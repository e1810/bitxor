==> flow/design.v <==
module DFF (
	input wire clk,
	input wire reset,
	input wire d,
	output reg q
	);
	always @(posedge clk) begin
		if(reset == 1'b1) q <= 0;
		else q <= d;
	end
	initial q <= 0;
endmodule
module ENDPREG (
	input wire clk,
	input wire reset,
	input wire[1:0] inst,
	input wire ztonxor,
	output wire ltorxor
	);
	wire isSETL, isSETR;
	ISSETL setljudge(inst, isSETL);
	ISSETR setrjudge(inst, isSETR);
	wire delayed_clk;
	assign #1 delayed_clk = clk;
	wire dL, qL;
	assign dL = (isSETL&ztonxor) | (!isSETL&qL);
	DFF regL(delayed_clk, reset, dL, qL);
	wire dR, qR;
	assign dR = (isSETR&ztonxor) | (!isSETR&qR);
	DFF regR(delayed_clk, reset, dR, qR);
	assign ltorxor = qL ^ qR;
endmodule
module FENWICK(
	input wire clk,
	input wire reset,
	input wire[1:0] inst,
	input wire[2:0] idx,
	input wire val,
	output wire outval
	);
	wire delayed_clk, rangexor, isOUT;
	ISOUT outjudge(inst, isOUT);
	REG1B8SZ bitreg(clk, reset, inst, idx, val, ztonxor, delayed_clk);
	ENDPREG subt(delayed_clk, reset, inst, ztonxor, rangexor);
	assign outval = rangexor & isOUT;
endmodule
module ISXOR (
	input wire[1:0] inst,
	output wire judge
	);
	assign judge = (!inst[0] & !inst[1]);
endmodule
module ISOUT (
	input wire[1:0] inst,
	output wire judge
	);
	assign judge = (inst[0] & !inst[1]);
endmodule
module ISSETL (
	input wire[1:0] inst,
	output wire judge
	);
	assign judge = (!inst[0] & inst[1]);
endmodule
module ISSETR (
	input wire[1:0] inst,
	output wire judge
	);
	assign judge = (inst[0] & inst[1]);
endmodule
module REGCORE (
        input wire clk,
        input wire reset,
        input wire in0,
        input wire in_use,
        input wire out_use,
        output wire out0
        );
        wire d, q;
        assign d = (in0 & in_use) ^ q;
        DFF bitreg(.clk(clk), .reset(reset), .d(d), .q(q));
        assign out0 = q & out_use;
endmodule
module REG1B8SZ (
	input wire clk,
	input wire reset,
	input wire[1:0] inst,
	input wire[2:0] idx,
	input wire xorval,
	output wire rangexor,
	output wire delayed_clk
	);
	wire[2:0] in_idx, out_idx;
	generate
		genvar i;
		for(i=0; i<3; i=i+1) begin
			assign in_idx[i] = idx[i] | (inst[0] | inst[1]);
			assign out_idx[i] = idx[i];
		end
	endgenerate
	wire[7:0] in_use, out_use;
	INDECODER8 indec(in_idx, in_use);
	OUTDECODER8 outdec(out_idx, out_use);
        assign #1 delayed_clk = clk;
	wire[7:0] bd;
	REGCORE regcore0(delayed_clk, reset, xorval, in_use[0], out_use[0], bd[0]);
	REGCORE regcore1(delayed_clk, reset, xorval, in_use[1], out_use[1], bd[1]);
	REGCORE regcore2(delayed_clk, reset, xorval, in_use[2], out_use[2], bd[2]);
	REGCORE regcore3(delayed_clk, reset, xorval, in_use[3], out_use[3], bd[3]);
	REGCORE regcore4(delayed_clk, reset, xorval, in_use[4], out_use[4], bd[4]);
	REGCORE regcore5(delayed_clk, reset, xorval, in_use[5], out_use[5], bd[5]);
	REGCORE regcore6(delayed_clk, reset, xorval, in_use[6], out_use[6], bd[6]);
	REGCORE regcore7(delayed_clk, reset, xorval, in_use[7], out_use[7], bd[7]);
	assign rangexor = bd[0] ^ bd[1] ^ bd[2] ^ bd[3] ^ bd[4] ^ bd[5] ^ bd[6] ^ bd[7];
endmodule
module INDECODER2STEP (
	input wire idx,
	input wire p,
	output wire[1:0] mask
	);
	assign mask[0] = p & !idx;
	assign mask[1] = p | idx;
endmodule
module INDECODER4STEP (
	input wire idx,
	input wire[1:0] p,
	output wire[3:0] mask
	);
	assign mask[0] = p[0] & !idx;
	assign mask[1] = p[1] & !idx;
	assign mask[2] = p[0] & idx;
	assign mask[3] = p[1] | idx;
endmodule
module INDECODER8STEP (
	input wire idx,
	input wire[3:0] p,
	output wire[7:0] mask
	);
	generate
		genvar i;
		for(i=0; i<4; i=i+1) assign mask[i] = p[i] & !idx;
		for(i=4; i<7; i=i+1) assign mask[i] = p[i-4] & idx;
		assign mask[7] = p[3] | idx;
	endgenerate
endmodule
module INDECODER8 (
	input wire[2:0] idx,
	output wire[7:0] mask
	);
	reg src = 1'b1;
	wire[1:0] p2b;
	INDECODER2STEP bit0(idx[0], src, p2b);
	wire[3:0] p4b;
	INDECODER4STEP bit1(idx[1], p2b, p4b);
	INDECODER8STEP bit2(idx[2], p4b, mask);
endmodule
module OUTDECODER2STEP (
	input wire idx,
	input wire p,
	output wire[1:0] mask
	);
	assign mask[0] = p | idx;
	assign mask[1] = p & idx;
endmodule
module OUTDECODER4STEP (
	input wire idx,
	input wire[1:0] p,
	output wire[3:0] mask
	);
	assign mask[0] = p[0] & !idx;
	assign mask[1] = p[1] | idx;
	assign mask[2] = p[0] & idx;
	assign mask[3] = p[1] & idx;
endmodule
module OUTDECODER8STEP (
	input wire idx,
	input wire[3:0] p,
	output wire[7:0] mask
	);
	generate
		genvar i;
		for(i=0; i<3; i=i+1) assign mask[i] = p[i] & !idx;
		assign mask[3] = p[3] | idx;
		for(i=4; i<8; i=i+1) assign mask[i] = p[i-4] & idx;
	endgenerate
endmodule
module OUTDECODER8 (
	input wire[2:0] idx,
	output wire[7:0] mask
	);
	reg gnd = 1'b0;	
	wire[1:0] p2b;
	OUTDECODER2STEP bit0(idx[0], gnd, p2b);
	wire[3:0] p4b;
	OUTDECODER4STEP bit1(idx[1], p2b, p4b);
	OUTDECODER8STEP bit2(idx[2], p4b, mask);
endmodule
### Step by step through the tools: FENWICK

The steps from the RTL of FENWICK to its reports follow in flow order.
Lines are those of the file above, counted from 1.
Operators carry their Yosys type and port widths (W data, S select, Z words).
A cell with -- has no value.

| set-up | value |
|---|---|
| top module | FENWICK |
| clock port | clk |
| standard-cell library | sky130hd |
| corner | tt_025C_1v80 |

### After elaboration

Source: Yosys, flattened and elaborated, memories not mapped. Widths are those after wreduce; folded enables and synchronous resets count as part of the registers. Registers that Yosys merges into a memory's read port (data or address) are not register bits. Print and check cells do not count. Equal cells are merged and count once.

| bit counts | value |
|---|---|
| flip-flop bits (word level) | 9 |
| bits in latches | 0 |
| memory bits (writable) | 0 |
| ROM bits | 0 |
| word width x clocked read ports | 0 |
| memories kept | 0 |
| input port bits | 8 |
| output and inout bits | 1 |
| word-level cells | 76 |

| cells by class | value |
|---|---|
| add/subtract/negate cells | 0 |
| multipliers | 0 |
| divide/modulo/power cells | 0 |
| magnitude comparators | 0 |
| equal/unequal tests | 0 |
| shift-type cells | 0 |
| muxes and demuxes | 0 |
| bitwise gates (word level) | 58 |
| reductions and logical operators | 9 |

Operators with widths:

| operator | number |
|---|---|
| $and A1 B1 Y1 | 38 |
| $xor A1 B1 Y1 | 14 |
| $logic_not A1 Y1 | 9 |
| $or A1 B1 Y1 | 6 |

### Longest topological paths

Longest topological path by Yosys (ltp), each cell counted once; first at word level (registers and memories cut), then after technology mapping (sequential cells cut; the memories' decode and read muxes count).

| logic depth | value |
|---|---|
| word-level depth | 12 |
| ABC_AREA | 0 |
| depth in mapped cells | 5 |
| depth with buffers taken out | 4 |

### After synthesis

Yosys stat after the flow's synthesis: flattened, memories mapped to cells. It holds for the ABC_AREA given above (unset counts as 0); a run with the other value may have another netlist.

| synthesis totals | value |
|---|---|
| standard cells after synthesis | 56 |
| synthesis area | 513.0 um^2 |
| sequential area | 180.2 um^2 |
| flip-flops | 9 |
| buffers | 3 |

Cells by type:

| type | number | total area (um^2) |
|---|---|---|
| sky130_fd_sc_hd__dfxtp_1 | 9 | 180.173 |
| sky130_fd_sc_hd__xnor2_1 | 5 | 43.792 |
| sky130_fd_sc_hd__nor2_1 | 8 | 30.029 |
| sky130_fd_sc_hd__a311oi_1 | 3 | 26.275 |
| sky130_fd_sc_hd__xor2_1 | 2 | 17.517 |
| sky130_fd_sc_hd__mux2_4 | 1 | 15.014 |
| sky130_fd_sc_hd__or4b_4 | 1 | 13.763 |
| sky130_fd_sc_hd__and2_1 | 2 | 12.512 |
| sky130_fd_sc_hd__and4bb_2 | 1 | 12.512 |
| sky130_fd_sc_hd__nor4_1 | 2 | 12.512 |
| sky130_fd_sc_hd__and4_4 | 1 | 11.261 |
| sky130_fd_sc_hd__buf_6 | 1 | 11.261 |
| sky130_fd_sc_hd__o2111a_1 | 1 | 11.261 |
| sky130_fd_sc_hd__nor3_1 | 2 | 10.01 |
| sky130_fd_sc_hd__o21ai_0 | 2 | 10.01 |
| sky130_fd_sc_hd__a211o_1 | 1 | 8.758 |
| sky130_fd_sc_hd__nand4b_1 | 1 | 8.758 |
| sky130_fd_sc_hd__nor4b_1 | 1 | 8.758 |

Other cell types: 12; their cells: 12.
The figures by module come from a second, unflattened synthesis with its own total; it is not the netlist above.

| second synthesis, totals | value |
|---|---|
| cells (unflattened synthesis) | 92 |
| area (unflattened synthesis) | 838.3 um^2 |

Rows give one instance, submodules left out.

By module:

| module | instances | cells | area (um^2) | seq. area (um^2) |
|---|---|---|---|---|
| DFF | 10 | 2 | 33.8 | 20.0 |
| REGCORE | 8 | 3 | 18.8 | 0.0 |
| REG1B8SZ | 1 | 11 | 87.6 | 0.0 |
| INDECODER8STEP | 1 | 8 | 50.0 | 0.0 |
| OUTDECODER8STEP | 1 | 8 | 50.0 | 0.0 |
| ENDPREG | 1 | 3 | 35.0 | 0.0 |
| OUTDECODER4STEP | 1 | 4 | 27.5 | 0.0 |
| INDECODER4STEP | 1 | 4 | 26.3 | 0.0 |
| ISOUT | 1 | 1 | 13.8 | 0.0 |
| ISSETL | 1 | 1 | 13.8 | 0.0 |
| OUTDECODER2STEP | 1 | 2 | 13.8 | 0.0 |
| INDECODER2STEP | 1 | 2 | 12.5 | 0.0 |
| FENWICK | 1 | 1 | 6.3 | 0.0 |
| ISSETR | 1 | 1 | 6.3 | 0.0 |

Modules not listed: 2.

### Path before layout

OpenSTA on the mapped netlist: ideal clock, no wires. The path of least setup slack (recovery checks aside). Input and output delay are each 20% of the period. Register names are those of the netlist, which keeps one name where synthesis merged equal registers.

| timing after synthesis | value |
|---|---|
| kind | input -> register |
| start | in idx[2] |
| end | reg bitreg.regcore1.bitreg.q |
| period | 2.79 ns |
| external input delay | 0.558 ns |
| setup time | 0.070 ns |
| launch time at the first pin | 0.558 ns |
| arrival time | 1.762 ns |
| required time | 2.720 ns |
| setup slack | 0.958 ns |
| delay of the path | 1.274 ns |
| driving pins on the path | 4 |
| path buffers | 1 |
| synthesis period reached | 1.832 ns |

"delay of the path" is the arrival time less input delay plus setup time.
"driving pins on the path": output pins that drive a net of the path, with the launching flip-flop's if there is one; two outputs of one cell count as two.
"synthesis period reached" is the clock period less the worst setup slack; recovery checks do not enter. This is arithmetic on one report: input and output delays are still those of the set period (20% each).
The rows between start and end are the longest chain of elaborated cells between them; the timing report does not say that the signal goes this way. Where chains are equally long, one stands for them.
A line is the first line of the expression or statement that the cell stems from. Yosys adds cells for indexed reads and writes and turns some case tables into memories.

| between the ends, after synthesis | value |
|---|---|
| path through | sky130_fd_sc_hd__buf_4 > sky130_fd_sc_hd__or4b_4 > sky130_fd_sc_hd__or3_2 > sky130_fd_sc_hd__a21oi_1 |
| cells in the longest elaborated chain | 5 |
| elaborated cells on any way between the ends | 5 |
| source lines of those cells | 3 |
| classes of those cells | 4 x logic; 1 x reduce/logical |

RTL lines, path after synthesis:

| element | RTL line | source |
|---|---|---|
| start: declaration | 37 | `input wire[2:0] idx,` |
| $or A1 B1 Y1 | 97 | `assign in_idx[i] = idx[i] \| (inst[0] \| inst[1]);` |
| $logic_not A1 Y1 | 141 | `for(i=0; i<4; i=i+1) assign mask[i] = p[i] & !idx;` |
| $and A1 B1 Y1 | 141 |  |
| $and A1 B1 Y1 | 80 | `assign d = (in0 & in_use) ^ q;` |
| $xor A1 B1 Y1 | 80 |  |
| end: assignment | 8 | `if(reset == 1'b1) q <= 0;` |
| end: assignment | 9 | `else q <= d;` |
| end: declaration | 5 | `output reg q` |

### Worst path after layout

From the final timing report of entry B: the path of least setup slack in the routed layout; clock arrival at registers is part of the times.

| timing post-layout | value |
|---|---|
| kind | input -> register |
| start | in idx[2] |
| end | reg (name not given) |
| period | 1.86 ns |
| external input delay | 0.37 ns |
| setup time | 0.09 ns |
| launch time at the first pin | 0.37 ns |
| arrival time | 1.67 ns |
| required time | 2.04 ns |
| setup slack | 0.36 ns |
| driving pins on the path | 5 |
| path buffers | 1 |

| between the ends, post-layout | value |
|---|---|
| path through | sky130_fd_sc_hd__clkdlybuf4s15_2 > sky130_fd_sc_hd__a211o_1 > sky130_fd_sc_hd__o2111a_1 > sky130_fd_sc_hd__or3_1 > sky130_fd_sc_hd__a311oi_2 |

RTL lines, path post-layout:

| element | RTL line | source |
|---|---|---|
| start: declaration | 37 | `input wire[2:0] idx,` |

No chain of elaborated cells between the ends is given.

Memo
Re: implementation data of FENWICK

Top module FENWICK; platform sky130hd; tools Yosys and OpenROAD; 2 stored runs in no particular order. Input and output delays are each 20% of the period that was set; the output load is 0.01 pF.
"clock period achieved": clock period set for the run, less the worst setup slack. It is reckoned from that one timing run; input and output delays stay at 20% of the period that was set.
"critical setup path time" is the time allowed to the run's worst setup path (the clock period less input and output delay, where it has them) less its slack. Clock arrival times count: a late capture clock shortens it, a late launch clock lengthens it.

#### Entry A

| setting | value |
|---|---|
| period_ns | `1.21` |
| CORE_UTILIZATION | `57` |
| PLACE_DENSITY_LB_ADDON | `0.19` |
| CORE_ASPECT_RATIO | `0.9` |
| TNS_END_PERCENT | `45` |
| ABC_AREA | `0` |
| GPL_ROUTABILITY_DRIVEN | `0` |
| SLEW_MARGIN | `30` |
| MIN_ROUTING_LAYER | `met1` |
| CAP_MARGIN | `20` |
| CORE_MARGIN | `2` |

Unfinished; error PDN-0185 in floorplanning.

#### Entry B

| setting | value |
|---|---|
| period_ns | `1.86` |
| SETUP_SLACK_MARGIN | `0.33` |
| CAP_MARGIN | `20` |
| CORE_MARGIN | `2` |
| CORE_UTILIZATION | `40` |
| SLEW_MARGIN | `20` |

| result | value |
|---|---|
| netlist area reported by Yosys | 513.0 um^2 |
| die size | 1,584.8 um^2 |
| standard-cell area after layout | 726.9 um^2 |
| setup slack of the critical path | 0.365 ns |
| setup total negative slack | 0.000 ns |
| smallest hold slack | 0.515 ns |
| clock period achieved | 1.495 ns |
| critical setup path time | 1.12 ns |
| worst setup path type | input -> register |
